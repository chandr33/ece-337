==> flow/design.v <==
module arc(
	input wire clk,n_rst,arc_en,
	input wire [44:0] arc_info,
	input wire buffer_full,
	output reg [8:0] output_x,
	output reg [8:0] output_y,
	output reg arc_done,
	output reg nxt
);
	typedef enum bit [4:0] {IDLE,LOAD,RUN,FIRST,WRITE_PIXEL1,SECOND,WRITE_PIXEL2,THIRD,WRITE_PIXEL3,FOURTH,WRITE_PIXEL4,FIFTH,WRITE_PIXEL5,SIXTH,WRITE_PIXEL6,SEVENTH,WRITE_PIXEL7,EIGHTH,WRITE_PIXEL8,LOAD2,UPDATE} state;
	state next_state,current_state;
	logic unsigned [8:0] start_x;
	logic unsigned [8:0] start_y;
	logic unsigned [8:0] current_x;
	logic unsigned [8:0] temp_x;
	logic unsigned [8:0] current_y;
	logic unsigned [8:0] temp_y;
	logic unsigned [8:0] next_x;
	logic unsigned [8:0] next_y;
	logic unsigned [8:0] addr_x;
	logic unsigned [8:0] addr_y;
	logic unsigned [8:0] next_output_x;
	logic unsigned [8:0] next_output_y;
	logic unsigned [8:0] radius;
	logic [8:0] start_angle;
	logic unsigned [8:0] next_start_angle;
	logic unsigned [8:0] end_angle;
	logic unsigned [3:0] current_number;
	logic unsigned [3:0] next_number;
	logic unsigned [8:0] difference;
	reg w_enable;
	logic signed [8:0] d; 
	logic signed [8:0] next_d;
	logic arc_done_temp;
	logic w_enable_temp;
	logic [8:0] temp_start_angle;
	assign start_x = arc_info[8:0]; 
	assign start_y = arc_info[17:9]; 
	assign radius = arc_info[26:18]; 
	assign end_angle = arc_info[44:36]; 
	assign temp_start_angle = arc_info[35:27]; 
	assign difference = end_angle - temp_start_angle;
	always_ff @ (posedge clk, negedge n_rst)
	begin
		if (n_rst == '0) begin
			current_state <= IDLE;
			current_x <= '0;
			current_y <= '0;
			addr_x <= '0;
			addr_y <= '0;
			arc_done <= '0;
			w_enable <= '0;
			d <= '0;
			current_number <= '0;
			start_angle <= '0;
			output_x <= '0;
			output_y <= '0;
			nxt <= '0;
		end
		else begin
			current_state <= next_state;
			current_x <= next_x;
			current_y <= next_y;
			addr_x <= temp_x;
			addr_y <= temp_y;
			arc_done <= arc_done_temp;
			w_enable <= w_enable_temp;
			d <= next_d;
			current_number <= next_number;
			start_angle <= next_start_angle;
			output_x <= next_output_x;
			output_y <= next_output_y;
			nxt <= w_enable;
		end
	end
	always_comb
	begin		 
		next_state = current_state;
		arc_done_temp = arc_done;
		w_enable_temp = w_enable;
		next_number = current_number;
		next_start_angle = start_angle;
		next_number = current_number;
		case(current_state)
		IDLE:    begin
			arc_done_temp = '1;
			w_enable_temp = '0;
			next_number = difference/45; 
			if (arc_en == '1) begin
				next_state = LOAD;
				next_start_angle = arc_info[35:27];
				arc_done_temp = '0;
			end
			else
				next_state = IDLE;
		end
		LOAD:    begin
			next_state = RUN;
			arc_done_temp = '0;
			w_enable_temp = '0;
		end
		RUN:    begin
			if (current_y >= current_x) begin  
				if (next_start_angle == 0) begin  
					if (current_number != 0)
						next_state = FIRST;
					else
						next_state = LOAD2;
				end
				if (next_start_angle == 45) begin  
					if (current_number != 0)
						next_state = SECOND;
					else
						next_state = LOAD2;
				end
				if (next_start_angle == 90) begin  
					if (current_number != 0)
						next_state = THIRD;
					else
						next_state = LOAD2;
				end
				if (next_start_angle == 135) begin  
					if (current_number != 0)
						next_state = FOURTH;
					else
						next_state = LOAD2;
				end
				if (next_start_angle == 180) begin  
					if (current_number != 0) 
						next_state = FIFTH;
					else
						next_state = LOAD2;
				end
				if (next_start_angle == 225) begin  
					if (current_number != 0)
						next_state = SIXTH;
					else
						next_state = LOAD2;
				end
				if (next_start_angle == 270) begin  
					if (current_number != 0)
						next_state = SEVENTH;
					else
						next_state = LOAD2;
				end
				if (next_start_angle == 315) begin  
					if (current_number != 0)
						next_state = EIGHTH;
					else
						next_state = LOAD2;
				end
			end
			else if ((current_x - current_y) == 1) begin 
				if (next_start_angle == 0) begin
					if (current_number != 0)
						next_state = FIRST;
					else
						next_state = LOAD2;
				end
				if (next_start_angle == 45) begin
					if (current_number != 0)
						next_state = SECOND;
					else
						next_state = LOAD2;
				end
				if (next_start_angle == 90) begin
					if (current_number != 0)
						next_state = THIRD;
					else
						next_state = LOAD2;
				end
				if (next_start_angle == 135) begin
					if (current_number != 0)
						next_state = FOURTH;
					else
						next_state = LOAD2;
				end
				if (next_start_angle == 180) begin
					if (current_number != 0) 
						next_state = FIFTH;
					else
						next_state = LOAD2;
				end
				if (next_start_angle == 225) begin
					if (current_number != 0)
						next_state = SIXTH;
					else
						next_state = LOAD2;
				end
				if (next_start_angle == 270) begin
					if (current_number != 0)
						next_state = SEVENTH;
					else
						next_state = LOAD2;
				end
				if (next_start_angle == 315) begin
					if (current_number != 0)
						next_state = EIGHTH;
					else
						next_state = LOAD2;
				end
			end
			else begin
				next_state = IDLE;
				arc_done_temp = '1;
			end
		end
		FIRST:    begin  
			if (buffer_full == '0) begin
				next_state = WRITE_PIXEL1;
				w_enable_temp = '1;
			end
			else
				w_enable_temp = '0;
			arc_done_temp = '0;
		end
		WRITE_PIXEL1:    begin  
				if ((current_number >= 0)) begin
					next_start_angle = start_angle + 45;
					next_number = current_number - 4'd1;
					next_state = RUN;
				end
				arc_done_temp = '0;
				w_enable_temp = '0;
		end
		SECOND:    begin  
			if (buffer_full == '0) begin
				next_state = WRITE_PIXEL2;
				w_enable_temp = '1;
			end
			else
				w_enable_temp = '0;
			arc_done_temp = '0;
		end
		WRITE_PIXEL2:    begin  
				if ((current_number >= 0)) begin
					next_start_angle = start_angle + 45;
					next_number = current_number - 4'd1;
					next_state = RUN;
				end
				arc_done_temp = '0;
				w_enable_temp = '0;
		end
		THIRD:    begin  
			if (buffer_full == '0) begin
				next_state = WRITE_PIXEL3;
				w_enable_temp = '1;
			end
			else
				w_enable_temp = '0;
			arc_done_temp = '0;
		end
		WRITE_PIXEL3:    begin 
				if((current_number >= 0)) begin
					next_start_angle = start_angle + 45;
					next_number = current_number - 4'd1;
					next_state = RUN;
				end
				arc_done_temp = '0;
				w_enable_temp = '0;
		end
		FOURTH:    begin  
			if (buffer_full == '0) begin
				next_state = WRITE_PIXEL4;
				w_enable_temp = '1;
			end
			else
				w_enable_temp = '0;
			arc_done_temp = '0;
		end
		WRITE_PIXEL4:    begin 
				if ((current_number >= 0)) begin
					next_start_angle = start_angle + 45;
					next_number = current_number - 4'd1;
					next_state = RUN;
				end
				arc_done_temp = '0;
				w_enable_temp = '0;
		end
		FIFTH:    begin  
			if (buffer_full == '0) begin
				next_state = WRITE_PIXEL5;
				w_enable_temp = '1;
			end
			else
				w_enable_temp = '0;
			arc_done_temp = '0;
		end
		WRITE_PIXEL5:    begin 
				if ((current_number >= 0)) begin
					next_start_angle = start_angle + 45;
					next_number = current_number - 4'd1;
					next_state = RUN;
				end
				arc_done_temp = '0;
				w_enable_temp = '0;
		end
		SIXTH:    begin  
			if (buffer_full == '0) begin
				next_state = WRITE_PIXEL6;
				w_enable_temp = '1;
			end
			else
				w_enable_temp = '0;
			arc_done_temp = '0;
		end
		WRITE_PIXEL6:    begin 
				if ((current_number >= 0)) begin
					next_start_angle = start_angle + 45;
					next_number = current_number - 4'd1;
					next_state = RUN;
				end
				arc_done_temp = '0;
				w_enable_temp = '0;
		end
		SEVENTH:    begin  
			if (buffer_full == '0) begin
				next_state = WRITE_PIXEL7;
				w_enable_temp = '1;
			end
			else
				w_enable_temp = '0;
			arc_done_temp = '0;
		end
		WRITE_PIXEL7:    begin 
				if ((current_number >= 0)) begin
					next_start_angle = start_angle + 45;
					next_number = current_number - 4'd1;
					next_state = RUN;
				end
				arc_done_temp = '0;
				w_enable_temp = '0;
		end
		EIGHTH:    begin  
			if (buffer_full == '0) begin
				next_state = WRITE_PIXEL8;
				w_enable_temp = '1;
			end
			else
				w_enable_temp = '0;
			arc_done_temp = '0;
		end
		WRITE_PIXEL8:    begin 
				next_state = LOAD2;
				arc_done_temp = '0;
				w_enable_temp = '0;
		end
		LOAD2:    begin 
			next_state = UPDATE;
			arc_done_temp = '0;
			w_enable_temp = '0;
		end
		UPDATE:    begin 
				next_state = RUN;
				next_number = difference/45;
				next_start_angle = arc_info[35:27];
				arc_done_temp = '0;
				w_enable_temp = '0;
		end
		endcase
	end
	always_comb
	begin   
		next_x = current_x;
		next_y = current_y;
		next_d = d;
		temp_x = addr_x;
		temp_y = addr_y;
		next_output_x = output_x;
		next_output_y = output_y;
		case(current_state)
		IDLE:    begin  
			next_x = 9'd1;
			next_y = radius;
			next_d = (3 - 2*radius);
			temp_x = '0;
			temp_y = '0;
		end
		FIRST:    begin  
			temp_x = start_x + current_x;
			temp_y = start_y + current_y;
		end
		WRITE_PIXEL1:    begin  
				next_output_x = addr_x;
				next_output_y = addr_y;
		end
		SECOND:    begin  
			temp_x = start_x + current_y;
			temp_y = start_y + current_x;
		end
		WRITE_PIXEL2:    begin  
				next_output_x = addr_x;
				next_output_y = addr_y;
		end
		THIRD:    begin  
			temp_x = start_x + current_y;
			temp_y = start_y - current_x;
		end
		WRITE_PIXEL3:    begin  
				next_output_x = addr_x;
				next_output_y = addr_y;
		end
		FOURTH:    begin  
			temp_x = start_x + current_x;
			temp_y = start_y - current_y;
		end
		WRITE_PIXEL4:    begin  
				next_output_x = addr_x;
				next_output_y = addr_y;
		end
		FIFTH:    begin  
			temp_x = start_x - current_x;
			temp_y = start_y - current_y;
		end
		WRITE_PIXEL5:    begin  
				next_output_x = addr_x;
				next_output_y = addr_y;
		end
		SIXTH:    begin  
			temp_x = start_x - current_y;
			temp_y = start_y - current_x;
		end
		WRITE_PIXEL6:    begin  
				next_output_x = addr_x;
				next_output_y = addr_y;
		end
		SEVENTH:    begin  
			temp_x = start_x - current_y;
			temp_y = start_y + current_x;
		end
		WRITE_PIXEL7:    begin  
				next_output_x = addr_x;
				next_output_y = addr_y;
		end
		EIGHTH:    begin  
			temp_x = start_x - current_x;
			temp_y = start_y + current_y;
		end
		WRITE_PIXEL8:    begin  
				next_output_x = addr_x;
				next_output_y = addr_y;
		end
		UPDATE:    begin 
			if (d > 0) begin
				next_d = d + (9'd4 * (current_x - current_y)) + 9'd10;
			end
			else begin
				next_d = d + (9'd4 * current_x) + 9'd6;
			end
			if (next_d > 0) begin
				next_y = current_y - 9'd1;
			end
			next_x = current_x + 9'd1;
		end
		endcase
	end
endmodule
# ---- Tool chain data of arc
# What the tools print for arc, step after step.
# Line numbers count from 1 in the design file above.
# Operators: Yosys type, input widths -> output width; for muxes data width and select width s.
# Library cell names are shortened.
# A cell with n/a has no value.
dict set report design {
  top {arc}
  clk_port {clk}
  cell_library {sky130hd}
  pvt_corner {tt_025C_1v80}
}

# ---- Word level
# Counts by Yosys on the flattened word-level netlist (proc, flatten, opt, wreduce; memories kept). Register bits leave out memories and registers merged into their read ports (data or address). Print and check cells are left out.
dict set report classes {
  add_sub_neg 20
  multipliers 0
  n_div 1
  n_cmp 4
  n_eq 41
  shifts 0
  n_mux 48
  n_logic 0
  n_reduce_logical 31
}
# op n
set op_table {}
lappend op_table {{$div 9x6->32 const B} 1}
lappend op_table {{$mux 5} 26}
lappend op_table {{$pmux 9 s5} 2}
lappend op_table {{$pmux 5 s14} 1}
lappend op_table {{$add 9x9->9} 6}
lappend op_table {{$pmux 9 s2} 3}
lappend op_table {{$sub 9x9->9} 5}
lappend op_table {{$mux 9} 5}
lappend op_table {{$eq 5x4->1 const B} 8}
lappend op_table {{$eq 32x1->1 const B} 1}
lappend op_table {{$eq 9x8->1 const B} 3}
lappend op_table {{$pmux 9 s3} 1}
lappend op_table {{$eq 5x5->1 const B} 5}
lappend op_table {{$ne 2x2->1 const B} 12}
lappend op_table {{$reduce_or 2->1} 10}
lappend op_table {{$reduce_bool 20->1} 1}
lappend op_table {{$eq 5x3->1 const B} 4}
lappend op_table {{$reduce_or 19->1} 1}
lappend op_table {{$gt 9x1->1 const B} 2}
lappend op_table {{$eq 9x9->1 const B} 2}
lappend op_table {{$reduce_bool 9->1} 2}
lappend op_table {{$reduce_or 8->1} 2}
lappend op_table {{$reduce_or 12->1} 1}
lappend op_table {{$reduce_and 10->1} 1}
lappend op_table {{$eq 5x2->1 const B} 2}
lappend op_table {{$reduce_bool 5->1} 2}
lappend op_table {{$sub 9x9->10} 1}
lappend op_table {{$sub 2x9->9 const A} 1}
# Other operator kinds: 28; their cells: 34.
dict set report bits {
  regBits 84
  latch_bits 0
  ram_bits 0
  mem_bits_ro 0
  clocked_rd_ports_x_width 0
  memories 0
  inputBits 49
  out_inout_bits 20
}

# ---- Longest topological paths
# Depth = most cells in a row (Yosys ltp): at word level without a register or memory, in the mapped netlist without a sequential cell, where the memories' decode and read muxes count.
dict set report depth {
  depth_word 13
  ABC_AREA 0
  mapped_depth 25
}

# ---- Netlist
# Yosys stat after the flow's synthesis: flattened, memories mapped to cells. It holds for the ABC_AREA given above (unset counts as 0); a run with the other value may have another netlist.
# Totals and module areas in this step are rounded.
dict set report mapped {
  cells 1020
  yosys_area_um2 8410
  seqArea_um2 2500
  flip_flops 100
  buf_cells 45
}
# cell_type n
set by_type {}
lappend by_type {dfrtp_1 99}
lappend by_type {ha_1 69}
lappend by_type {o21ai_0 99}
lappend by_type {a21oi_1 81}
lappend by_type {nand2_1 101}
lappend by_type {xnor2_1 38}
lappend by_type {nor2_1 74}
lappend by_type {inv_1 69}
lappend by_type {mux2_2 21}
lappend by_type {xor2_1 20}
lappend by_type {nor3_1 33}
lappend by_type {clkbuf_1 34}
lappend by_type {fa_1 6}
lappend by_type {nand3_1 24}
lappend by_type {nor2b_1 19}
lappend by_type {a21o_1 15}
lappend by_type {a22oi_1 14}
lappend by_type {mux2i_1 10}
# Not listed: further types 65, cells in them 194.

# ---- Path before layout
# Source: OpenSTA report_checks on the synthesized netlist (no wires, ideal clock, input and output delay 20% of the period each), path of least setup slack; recovery checks are left aside. Register names are those of the netlist, which keeps one name where synthesis merged equal registers.
dict set report synth_timing {
  kind {input to register}
  from {in arc_info[36]}
  to {reg current_number[0]}
  period_ns 8.04
  input_delay_ns 1.608
  setup_ns 0.129
  t_arrival_ns 5.894
  slack_ns 2.017
  path_delay_ns 4.415
  stages 25
  n_path_buf 1
  synth_period_reached_ns 6.023
}
# "path_delay_ns" = arrival - input delay + setup time.
# "stages" counts driving pins, that of a launching flip-flop among them; a cell with two outputs on the path counts twice.
# "synth_period_reached_ns" is the clock period less the worst setup slack; recovery checks do not enter. This is arithmetic on one report: input and output delays are still those of the set period (20% each).
# Between the ends stands the longest chain of elaborated cells between them, by number of cells; it is not shown to be the way that was timed. Of several equally long chains one is given.
# Each line given opens the expression or statement behind the cell; cells for indexed reads and writes are added by Yosys, which also makes memories of some case tables.
dict set report synth_between {
  path_cell_list {inv_1 ha_1 fa_1 nand2b_1 a2111o_1 o211ai_2 buf_2 o2111ai_1 nand2_1 ha_1 nor2b_1 nand2_1 o211a_2 nor2_8 o21ai_4 xnor2_1 inv_1 ha_1 o21bai_1 o2111a_1 o21ai_2 a32o_1 o211ai_1 a31oi_1 a31oi_1}
  elab_chain_cells 3
  cone_cells 3
  classes_between {1 x add/sub; 1 x div; 1 x mux}
}
# element line
set synth_rtl {}
lappend synth_rtl {{start: declaration} 3} ;# input wire [44:0] arc_info,
lappend synth_rtl {{$sub 9x9->9} 42} ;# assign difference = end_angle - temp_start_angle;
lappend synth_rtl {{$div 9x6->32} 355} ;# next_number = difference/45;
lappend synth_rtl {{$pmux 4 s2} 84} ;# case(current_state)
lappend synth_rtl {{end: assignment} 54} ;# current_number <= '0;
lappend synth_rtl {{end: assignment} 69} ;# current_number <= next_number;
lappend synth_rtl {{end: declaration} 28} ;# logic unsigned [3:0] current_number;

# ---- Timing after layout
# From the final timing report of run 1: the path of least setup slack in the routed layout; clock arrival at registers is part of the times.
dict set report layout_timing {
  kind {input to register}
  from {in arc_info[30]}
  to {reg current_number[0]}
  period_ns 4.25
  input_delay_ns 0.85
  setup_ns 0.12
  t_arrival_ns 4.80
  slack_ns -0.32
  stages 21
  n_path_buf 3
}
# Between the ends stands the longest chain of elaborated cells between them, by number of cells; it is not shown to be the way that was timed. Of several equally long chains one is given.
dict set report layout_between {
  path_cell_list {dlygate4sd2_1 inv_2 ha_4 or4_4 o211a_4 nor2_4 nand2_2 ha_4 nor2b_4 nand2_2 o211a_4 nor2_8 buf_4 buf_4 and4_1 a21oi_1 o41a_1 a31oi_2 mux2i_1 xnor2_1 a31oi_1}
  elab_chain_cells 3
  cone_cells 3
  classes_between {1 x add/sub; 1 x div; 1 x mux}
}
# element line
set layout_rtl {}
lappend layout_rtl {{start: declaration} 3} ;# input wire [44:0] arc_info,
lappend layout_rtl {{$sub 9x9->9} 42} ;# assign difference = end_angle - temp_start_angle;
lappend layout_rtl {{$div 9x6->32} 355} ;# next_number = difference/45;
lappend layout_rtl {{$pmux 4 s2} 84} ;# case(current_state)
lappend layout_rtl {{end: assignment} 54} ;# current_number <= '0;
lappend layout_rtl {{end: assignment} 69} ;# current_number <= next_number;
lappend layout_rtl {{end: declaration} 28} ;# logic unsigned [3:0] current_number;

; Design arc on sky130hd. What follows are 2 stored runs of the flow, each under its own settings; their order means nothing. The constraints put input and output delay at 20% of the set period each and load the outputs with 0.01 pF.
; "design_power_mw" rests on the timing tool's default activity at the inputs, not on a simulated workload.
; Measured values are rounded.

[run 1: settings]
period_ns = 4.25
CORE_UTILIZATION = 46
PLACE_DENSITY_LB_ADDON = 0.01
CELL_PAD_IN_SITES_DETAIL_PLACEMENT = 1
MIN_ROUTING_LAYER = met2
MAX_ROUTING_LAYER = met5
CAP_MARGIN = 20
CORE_MARGIN = 2
SLEW_MARGIN = 20
[run 1: results]
synthArea_um2 = 8410
die_um2 = 19400
final_stdcell_area_um2 = 10600
timing.setup.ws_ns = -0.318
hold_ws_ns = 0.394
design_power_mw = 7.59

[run 2: settings]
period_ns = 6.48
CORE_UTILIZATION = 66
SETUP_SLACK_MARGIN = 1.03
PLACE_DENSITY_LB_ADDON = 0.02
CORE_ASPECT_RATIO = 0.55
CELL_PAD_IN_SITES_DETAIL_PLACEMENT = 0
TNS_END_PERCENT = 40
GPL_TIMING_DRIVEN = 1
GPL_ROUTABILITY_DRIVEN = 0
CTS_CLUSTER_DIAMETER = 155
SLEW_MARGIN = 10
MAX_ROUTING_LAYER = met5
CAP_MARGIN = 20
CORE_MARGIN = 2
[run 2: results]
synthArea_um2 = 8410
die_um2 = 13700
final_stdcell_area_um2 = 9840
timing.setup.ws_ns = 1.16
hold_ws_ns = 0.381
design_power_mw = 4.71
