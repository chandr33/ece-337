==> flow/design.v <==
module controller (
	input wire clk,n_reset,dr,lc,overflow,
	output reg cnt_up,clear,
	output wire modwait,
	output reg [2:0] op,
	output reg [3:0] src1,
	output reg [3:0] src2,
	output reg [3:0] dest,
	output reg err
);
	typedef enum bit [4:0] {IDLE,STORE,INCREMENT_COUNT,ZERO,EIDLE,SORT1,SORT2,SORT3,SORT4,MUL1,ADD1,MUL2,SUB1,MUL3,ADD2,MUL4,SUB2,COEF1,WAIT1,COEF2,WAIT2,COEF3,WAIT3,COEF4} state;
	state current_state;
	state next_state;
	reg current_modwait;
	reg next_modwait;
	always_ff @ (posedge clk, negedge n_reset)
	begin
		if(n_reset == 1'b0)
		begin
			current_state <= IDLE;
			current_modwait <= 1'b0;
		end
		else
		begin
			current_state <= next_state;
			current_modwait <= next_modwait;
		end
	end
	assign modwait=current_modwait;
	always_comb
	begin
		next_state=current_state;
		case(current_state)
		IDLE:
		begin
			if(dr==1'b1)
			begin
				next_state=STORE;
			end
			else if(lc==1'b1)
			begin
				next_state=COEF1;
			end
			else
			begin
				next_state=IDLE;
			end
		end
		STORE:
		begin
			if(dr==1'b1)
			begin
				next_state=INCREMENT_COUNT;
			end
			else
			begin
				next_state=EIDLE;
			end
		end
		INCREMENT_COUNT:
		begin
			next_state=ZERO;
		end
		ZERO:
		begin
			next_state=SORT1;
		end
		SORT1:
		begin
			next_state=SORT2;
		end
		SORT2:
		begin
			next_state=SORT3;
		end
		SORT3:
		begin
			next_state=SORT4;
		end
		SORT4:
		begin
			next_state=MUL1;
		end
		MUL1:
		begin
			next_state=ADD1;
		end
		ADD1:
		begin
			if(overflow==1'b1)
			begin
				next_state=EIDLE;
			end
			else
			begin
				next_state=MUL2;
			end
		end
		MUL2:
		begin
			next_state=SUB1;
		end
		SUB1:
		begin
			if(overflow==1'b1)
			begin
				next_state=EIDLE;
			end
			else
			begin
				next_state=MUL3;
			end
		end
		MUL3:
		begin
			next_state=ADD2;
		end
		ADD2:
		begin
			if(overflow==1'b1)
			begin
				next_state=EIDLE;
			end
			else
			begin
				next_state=MUL4 ;
			end
		end
		MUL4:
		begin
			next_state=SUB2;
		end
		SUB2:
		begin
			if(overflow==1'b1)
			begin
				next_state=EIDLE;
			end
			else
			begin
				next_state=IDLE;
			end
		end
		COEF1:
		begin
			next_state=WAIT1;
		end
		WAIT1:
		begin
			if(lc==1)
			begin
				next_state=COEF2;
			end
			else
			begin
				next_state=WAIT1;
			end
		end
		COEF2:
		begin
			next_state=WAIT2;
		end
		WAIT2:
		begin
			if(lc==1)
			begin
				next_state=COEF3;
			end
			else
			begin
				next_state=WAIT2;
			end
		end
		COEF3:
		begin
			next_state=WAIT3;
		end
		WAIT3:
		begin
			if(lc==1)
			begin
				next_state=COEF4;
			end
			else
			begin
				next_state=WAIT3;
			end
		end
		COEF4:
		begin
			next_state=IDLE;
		end
		EIDLE:
		begin
			if(dr==1'b1)
			begin
				next_state=STORE;
			end
			else
			begin
				next_state=EIDLE;
			end
		end
		endcase
	end
	always_comb
	begin
		op='0;
		src1='0;
		src2='0;
		src2='0;
		dest='0;
		err='0;
		next_modwait=1'b1;
		cnt_up=1'b0;
		clear=1'b0;
		if(current_state == IDLE)
		begin
			cnt_up=1'b0;
			clear=1'b0;
			op='0;
			src1='0;
			src2='0;
			dest='0;
			err=1'b0;
			next_modwait=1'b0;
		end
		else if(current_state == STORE)
		begin
			cnt_up=1'b0;
			clear=1'b0;
			op=3'b010;
			src1='0;
			src2='0;
			dest=4'd5;
			err=1'b0;
		end
		else if(current_state == INCREMENT_COUNT)
		begin
			cnt_up=1'b1;
			clear=1'b0;
			op=3'b000;
			src1='0;
			src2='0;
			dest='0;
			err=1'b0;
		end
		else if(current_state == ZERO)
		begin
			cnt_up=1'b0;
			clear=1'b0;
			op=3'b101;
			src1='0;
			src2='0;
			dest='0;
			err=1'b0;
		end
		else if(current_state == SORT1)
		begin
			cnt_up=1'b0;
			clear=1'b0;
			op=3'b001;
			src1=4'd2;
			src2='0;
			dest=4'd1;
			err=1'b0;
		end
		else if(current_state == SORT2)
		begin
			cnt_up=1'b0;
			clear=1'b0;
			op=3'b001;
			src1=4'd3;
			src2='0;
			dest=4'd2;
			err=1'b0;
		end
		else if(current_state == SORT3)
		begin
			cnt_up=1'b0;
			clear=1'b0;
			op=3'b001;
			src1=4'd4;
			src2='0;
			dest=4'd3;
			err=1'b0;
		end
		else if(current_state == SORT4)
		begin
			cnt_up=1'b0;
			clear=1'b0;
			op=3'b001;
			src1=4'd5;
			src2='0;
			dest=4'd4;
			err=1'b0;
		end
		else if(current_state == MUL1)
		begin
			cnt_up=1'b0;
			clear=1'b0;
			op=3'b110;
			src1=4'd1;
			src2=4'd6;
			dest=4'd7;
			err=1'b0;
		end
		else if(current_state == ADD1)
		begin
			cnt_up=1'b0;
			clear=1'b0;
			op=3'b100;
			src1=4'd0;
			src2=4'd7;
			dest=4'd0;
			err=1'b0;
		end
		else if(current_state == MUL2)
		begin
			cnt_up=1'b0;
			clear=1'b0;
			op=3'b110;
			src1=4'd2;
			src2=4'd8;
			dest=4'd7;
			err=1'b0;
		end
		else if(current_state == SUB1)
		begin
			cnt_up=1'b0;
			clear=1'b0;
			op=3'b101;
			src1=4'd0;
			src2=4'd7;
			dest=4'd0;
			err=1'b0;
		end
		else if(current_state == MUL3)
		begin
			cnt_up=1'b0;
			clear=1'b0;
			op=3'b110;
			src1=4'd3;
			src2=4'd9;
			dest=4'd7;
			err=1'b0;
		end
		else if(current_state == ADD2)
		begin
			cnt_up=1'b0;
			clear=1'b0;
			op=3'b100;
			src1=4'd0;
			src2=4'd7;
			dest=4'd0;
			err=1'b0;	
		end
		else if(current_state == MUL4)
		begin
			cnt_up=1'b0;
			clear=1'b0;
			op=3'b110;
			src1=4'd4;
			src2=4'd10;
			dest=4'd7;
			err=1'b0;
		end
		else if(current_state == SUB2)
		begin
			cnt_up=1'b0;
			clear=1'b0;
			op=3'b101;
			src1=4'd0;
			src2=4'd7;
			dest=4'd0;
			err=1'b0;
		end
		else if(current_state == COEF1)
		begin
			cnt_up=1'b0;
			clear=1'b0;
			op=3'b011;
			src1='0;
			src2='0;
			dest=4'd10;
			err=1'b0;
		end
		else if(current_state == WAIT1)
		begin
			cnt_up=1'b0;
			clear=1'b0;
			op=3'b000;
			src1='0;
			src2='0;
			dest='0;
			err=1'b0;
			next_modwait=1'b0;
		end
		else if(current_state == COEF2)
		begin
			cnt_up=1'b0;
			clear=1'b0;
			op=3'b011;
			src1='0;
			src2='0;
			dest=4'd9;
			err=1'b0;
		end
		else if(current_state == WAIT2)
		begin
			cnt_up=1'b0;
			clear=1'b0;
			op=3'b000;
			src1='0;
			src2='0;
			dest='0;
			err=1'b0;
			next_modwait=1'b0;
		end
		else if(current_state == COEF3)
		begin
			cnt_up=1'b0;
			clear=1'b0;
			op=3'b011;
			src1='0;
			src2='0;
			dest=4'd8;
			err=1'b0;
		end
		else if(current_state == WAIT3)
		begin
			cnt_up=1'b0;
			clear=1'b0;
			op=3'b000;
			src1='0;
			src2='0;
			dest='0;
			err=1'b0;
			next_modwait=1'b0;
		end
		else if(current_state == COEF4)
		begin
			cnt_up=1'b0;
			clear=1'b0;
			op=3'b011;
			src1='0;
			src2='0;
			dest=4'd6;
			err=1'b0;
		end
		else if(current_state == EIDLE)
		begin
			cnt_up=1'b0;
			clear=1'b0;
			op='0;
			src1='0;
			src2='0;
			dest='0;
			err=1'b1;
			next_modwait=1'b0;
		end
	end
endmodule
Step by step through the tools: controller
Tool output for the design above, in the order of the flow.
Lines are those of the file above, counted from 1.
Cell names lack the library's common part.
{"block": "setup", "top_module": "controller", "clock": "clk", "lib": "sky130hd", "pvt_corner": "tt_025C_1v80"}

After elaboration
Source: Yosys, flattened and elaborated, memories not mapped. Widths are those after wreduce. Registers that Yosys merges into a memory's read port (data or address) are not register bits. Print and check cells do not count.
{"block": "classes", "eq_ne": 23, "n_mux": 140, "reduce_logical": 2}
{"block": "ops", "cell": "2-to-1 mux 4 bit", "n": 39}
{"block": "ops", "cell": "case mux 5 bit (select 24 bit)", "n": 1}
{"block": "ops", "cell": "2-to-1 mux 3 bit", "n": 37}
{"block": "ops", "cell": "2-to-1 mux 1 bit", "n": 54}
{"block": "ops", "cell": "== test 5 x 4 -> 1 bit (second input constant)", "n": 8}
{"block": "ops", "cell": "== test 5 bit (second input constant)", "n": 8}
{"block": "ops", "cell": "nonzero test 24 bit", "n": 1}
{"block": "ops", "cell": "== test 5 x 3 -> 1 bit (second input constant)", "n": 4}
{"block": "ops", "cell": "2-to-1 mux 2 bit", "n": 7}
{"block": "ops", "cell": "== test 5 x 2 -> 1 bit (second input constant)", "n": 2}
{"block": "ops", "cell": "2-to-1 mux 5 bit", "n": 2}
{"block": "ops", "cell": "== test 5 x 1 -> 1 bit (second input constant)", "n": 1}
{"block": "ops", "cell": "logical NOT 5 bit", "n": 1}
{"block": "word_totals", "regBits": 6, "inputBits": 5, "word_cells": 167}

Logic depth
Longest topological path by Yosys (ltp), each cell counted once; first at word level (registers and memories cut), then after technology mapping (sequential cells cut; the memories' decode and read muxes count).
{"block": "depth", "ltp_word": 25, "ABC_AREA": 0, "ltp_mapped": 5}

Mapped cells and area
Yosys stat after the flow's synthesis: flattened, memories mapped to cells. It holds for the ABC_AREA given above (unset counts as 0); a run with the other value may have another netlist.
The area totals of this step are shown rounded.
{"block": "by_type", "cell": "dfrtp_1", "n": 24, "area_total_um2": 600.576}
{"block": "by_type", "cell": "nor3_1", "n": 15, "area_total_um2": 75.072}
{"block": "by_type", "cell": "nor2_1", "n": 18, "area_total_um2": 67.565}
{"block": "by_type", "cell": "a21oi_1", "n": 7, "area_total_um2": 35.034}
{"block": "by_type", "cell": "and2_1", "n": 5, "area_total_um2": 31.28}
{"block": "by_type", "cell": "a21o_1", "n": 4, "area_total_um2": 30.029}
{"block": "by_type", "cell": "o21ai_0", "n": 6, "area_total_um2": 30.029}
{"block": "by_type", "cell": "dfstp_2", "n": 1, "area_total_um2": 26.275}
{"block": "by_type", "cell": "inv_1", "n": 7, "area_total_um2": 26.275}
{"block": "by_type", "cell": "o31a_1", "n": 3, "area_total_um2": 26.275}
{"block": "by_type", "cell": "nand2b_1", "n": 4, "area_total_um2": 25.024}
{"block": "by_type", "cell": "nor2b_1", "n": 4, "area_total_um2": 25.024}
{"block": "by_type", "cell": "nor3b_2", "n": 2, "area_total_um2": 25.024}
{"block": "by_type", "cell": "nor4_1", "n": 4, "area_total_um2": 25.024}
{"block": "by_type", "cell": "nor4_2", "n": 2, "area_total_um2": 25.024}
{"block": "by_type", "cell": "nand2_1", "n": 6, "area_total_um2": 22.522}
{"block": "by_type", "cell": "or4_4", "n": 2, "area_total_um2": 22.522}
{"block": "by_type", "cell": "clkbuf_1", "n": 5, "area_total_um2": 18.768}
Not listed: further types 19, cells in them 24.
{"block": "synth_totals", "mapped_cells": 143, "mapped_area_um2": 1324, "ffs": 25}

Worst setup path after synthesis
OpenSTA on the mapped netlist: ideal clock, no wires. The path of least setup slack (recovery checks aside). Input and output delay are each 20% of the period. Register names are those of the netlist, which keeps one name where synthesis merged equal registers.
{"block": "synth_timing", "kind": "register -> output", "startpoint": "register current_state", "endpoint": "output src1[2]", "period_ps": 2550, "output_delay_ps": 510, "launch_ps": 0, "arrival_time_ps": 1622, "path_slack_ps": 418, "delay_ps": 1622, "driving_pins": 6, "path_buffers": 1, "synth_period_reached_ps": 2132}
"delay_ps" = arrival - input delay + setup time.
At an output port there is no setup time.
"driving_pins" counts driving pins, that of a launching flip-flop among them; a cell with two outputs on the path counts twice.
"synth_period_reached_ps" is the clock period less the worst setup slack; recovery checks do not enter. This is arithmetic on one report: input and output delays are still those of the set period (20% each).
An end named without its bit number is one bit of that signal or, where synthesis recoded a state register, one of its new flip-flops.
Between the ends stands the longest chain of elaborated cells between them, by number of cells; it is not shown to be the way that was timed. Of several equally long chains one is given.
Each line given opens the expression or statement behind the cell; cells for indexed reads and writes are added by Yosys, which also makes memories of some case tables.
{"block": "synth_between", "path_cell_list": "dfrtp_1 -> buf_6 -> or4_4 -> nor4b_2 -> nor3_1 -> nor4_2", "elab_chain_cells": 16, "cone_cells": 30, "classes_between": "eq/ne: 14; mux: 15; reduce/logical: 1"}
{"block": "synth_lines", "item": "from (decl)", "line": 12, "rtl": "state current_state;"}
{"block": "synth_lines", "item": "from (assign)", "line": 20, "rtl": "current_state <= IDLE;"}
{"block": "synth_lines", "item": "from (assign)", "line": 25, "rtl": "current_state <= next_state;"}
{"block": "synth_lines", "item": "== test 5 x 4 -> 1 bit", "line": 358, "rtl": "else if(current_state == MUL4)"}
{"block": "synth_lines", "item": "2-to-1 mux 3 bit", "line": 358}
{"block": "synth_lines", "item": "2-to-1 mux 3 bit", "line": 348, "rtl": "else if(current_state == ADD2)"}
{"block": "synth_lines", "item": "2-to-1 mux 3 bit", "line": 338, "rtl": "else if(current_state == MUL3)"}
{"block": "synth_lines", "item": "2-to-1 mux 3 bit", "line": 328, "rtl": "else if(current_state == SUB1)"}
{"block": "synth_lines", "item": "2-to-1 mux 3 bit", "line": 318, "rtl": "else if(current_state == MUL2)"}
{"block": "synth_lines", "item": "2-to-1 mux 3 bit", "line": 308, "rtl": "else if(current_state == ADD1)"}
{"block": "synth_lines", "item": "[2 not listed]"}
{"block": "synth_lines", "item": "2-to-1 mux 3 bit", "line": 278, "rtl": "else if(current_state == SORT3)"}
{"block": "synth_lines", "item": "2-to-1 mux 3 bit", "line": 268, "rtl": "else if(current_state == SORT2)"}
{"block": "synth_lines", "item": "2-to-1 mux 3 bit", "line": 258, "rtl": "else if(current_state == SORT1)"}
{"block": "synth_lines", "item": "2-to-1 mux 3 bit", "line": 248, "rtl": "else if(current_state == ZERO)"}
{"block": "synth_lines", "item": "2-to-1 mux 3 bit", "line": 238, "rtl": "else if(current_state == INCREMENT_COUNT)"}
{"block": "synth_lines", "item": "2-to-1 mux 3 bit", "line": 228, "rtl": "else if(current_state == STORE)"}
{"block": "synth_lines", "item": "2-to-1 mux 3 bit", "line": 217, "rtl": "if(current_state == IDLE)"}
{"block": "synth_lines", "item": "to (decl)", "line": 6, "rtl": "output reg [3:0] src1,"}

Worst path after layout
From the final timing report of flow run 1: the path of least setup slack in the routed layout; clock arrival at registers is part of the times.
The path's times are printed in steps of 10 ps; the period is the one set.
{"block": "layout_timing", "kind": "register -> output", "startpoint": "register current_state", "endpoint": "output op[2]", "period_ps": 2170, "output_delay_ps": 430, "launch_ps": 270, "arrival_time_ps": 2000, "path_slack_ps": -270, "driving_pins": 7, "path_buffers": 2}
An end named without its bit number is one bit of that signal or, where synthesis recoded a state register, one of its new flip-flops.
Between the ends stands the longest chain of elaborated cells between them, by number of cells; it is not shown to be the way that was timed. Of several equally long chains one is given.
{"block": "layout_between", "path_cell_list": "dfrtp_1 -> or4_4 -> nor3b_4 -> buf_6 -> nor2_2 -> o21a_1 -> buf_2", "elab_chain_cells": 17, "cone_cells": 32, "classes_between": "eq/ne: 15; mux: 16; reduce/logical: 1"}
{"block": "layout_lines", "item": "from (decl)", "line": 12, "rtl": "state current_state;"}
{"block": "layout_lines", "item": "from (assign)", "line": 20, "rtl": "current_state <= IDLE;"}
{"block": "layout_lines", "item": "from (assign)", "line": 25, "rtl": "current_state <= next_state;"}
{"block": "layout_lines", "item": "== test 5 bit", "line": 368, "rtl": "else if(current_state == SUB2)"}
{"block": "layout_lines", "item": "2-to-1 mux 3 bit", "line": 368}
{"block": "layout_lines", "item": "2-to-1 mux 3 bit", "line": 358, "rtl": "else if(current_state == MUL4)"}
{"block": "layout_lines", "item": "2-to-1 mux 3 bit", "line": 348, "rtl": "else if(current_state == ADD2)"}
{"block": "layout_lines", "item": "2-to-1 mux 3 bit", "line": 338, "rtl": "else if(current_state == MUL3)"}
{"block": "layout_lines", "item": "2-to-1 mux 3 bit", "line": 328, "rtl": "else if(current_state == SUB1)"}
{"block": "layout_lines", "item": "2-to-1 mux 3 bit", "line": 318, "rtl": "else if(current_state == MUL2)"}
{"block": "layout_lines", "item": "[3 not listed]"}
{"block": "layout_lines", "item": "2-to-1 mux 3 bit", "line": 278, "rtl": "else if(current_state == SORT3)"}
{"block": "layout_lines", "item": "2-to-1 mux 3 bit", "line": 268, "rtl": "else if(current_state == SORT2)"}
{"block": "layout_lines", "item": "2-to-1 mux 3 bit", "line": 258, "rtl": "else if(current_state == SORT1)"}
{"block": "layout_lines", "item": "2-to-1 mux 3 bit", "line": 248, "rtl": "else if(current_state == ZERO)"}
{"block": "layout_lines", "item": "2-to-1 mux 3 bit", "line": 238, "rtl": "else if(current_state == INCREMENT_COUNT)"}
{"block": "layout_lines", "item": "2-to-1 mux 3 bit", "line": 228, "rtl": "else if(current_state == STORE)"}
{"block": "layout_lines", "item": "2-to-1 mux 3 bit", "line": 217, "rtl": "if(current_state == IDLE)"}
{"block": "layout_lines", "item": "to (decl)", "line": 5, "rtl": "output reg [2:0] op,"}

# Flow runs of controller

Flow measurements of controller on sky130hd: 2 stored runs with different settings, listed in no order. Input and output delays are each 20% of the period that was set; the output load is 0.01 pF.
"timing.achieved_period_ps" is the run's clock period less its worst setup slack. It is reckoned from that one timing run; input and output delays stay at 20% of the period that was set.
"worst_path_ps" = time allowed to the worst setup path (clock period - input delay - output delay, where it has them) - its slack; a late launch clock adds to it, a late capture clock takes from it.
By "total_power_mw" is meant OpenSTA's value without simulated activity: inputs other than the clock are taken to toggle once in ten clock periods, and the tool carries that through the logic.
"worst_path_ps" is known to 10 ps.
Measured values are rounded.

{"run": "flow run 1", "settings": { "period_ns": 2.17, "CORE_UTILIZATION": 20, "SETUP_SLACK_MARGIN": 0.11, "PLACE_DENSITY_LB_ADDON": 0.03, "CORE_ASPECT_RATIO": 1.07, "CELL_PAD_IN_SITES_GLOBAL_PLACEMENT": 3, "GPL_ROUTABILITY_DRIVEN": 0, "CAP_MARGIN": 5, "MIN_ROUTING_LAYER": "met1", "CORE_MARGIN": 2, "SLEW_MARGIN": 20 }, "results": { "post_synth_area_um2": 1324, "die_area_um2": 7286, "final_cell_area_um2": 2165, "worstSetupSlack_ps": -266, "total_power_mw": 1.286, "timing.achieved_period_ps": 2436, "worst_path_ps": 2000, "worst_path_kind": "register -> output" }}
{"run": "flow run 2", "settings": { "period_ns": 1.44, "CORE_UTILIZATION": 61, "SETUP_SLACK_MARGIN": -0.11, "PLACE_DENSITY_LB_ADDON": 0.13, "CORE_ASPECT_RATIO": 0.63, "ABC_AREA": 1, "CTS_CLUSTER_SIZE": 68, "CTS_CLUSTER_DIAMETER": 162, "CAP_MARGIN": 25, "SLEW_MARGIN": 5, "MAX_ROUTING_LAYER": "met4", "CORE_MARGIN": 2 }, "outcome": "did not finish, clock tree synthesis stopped with DPL-0038"}
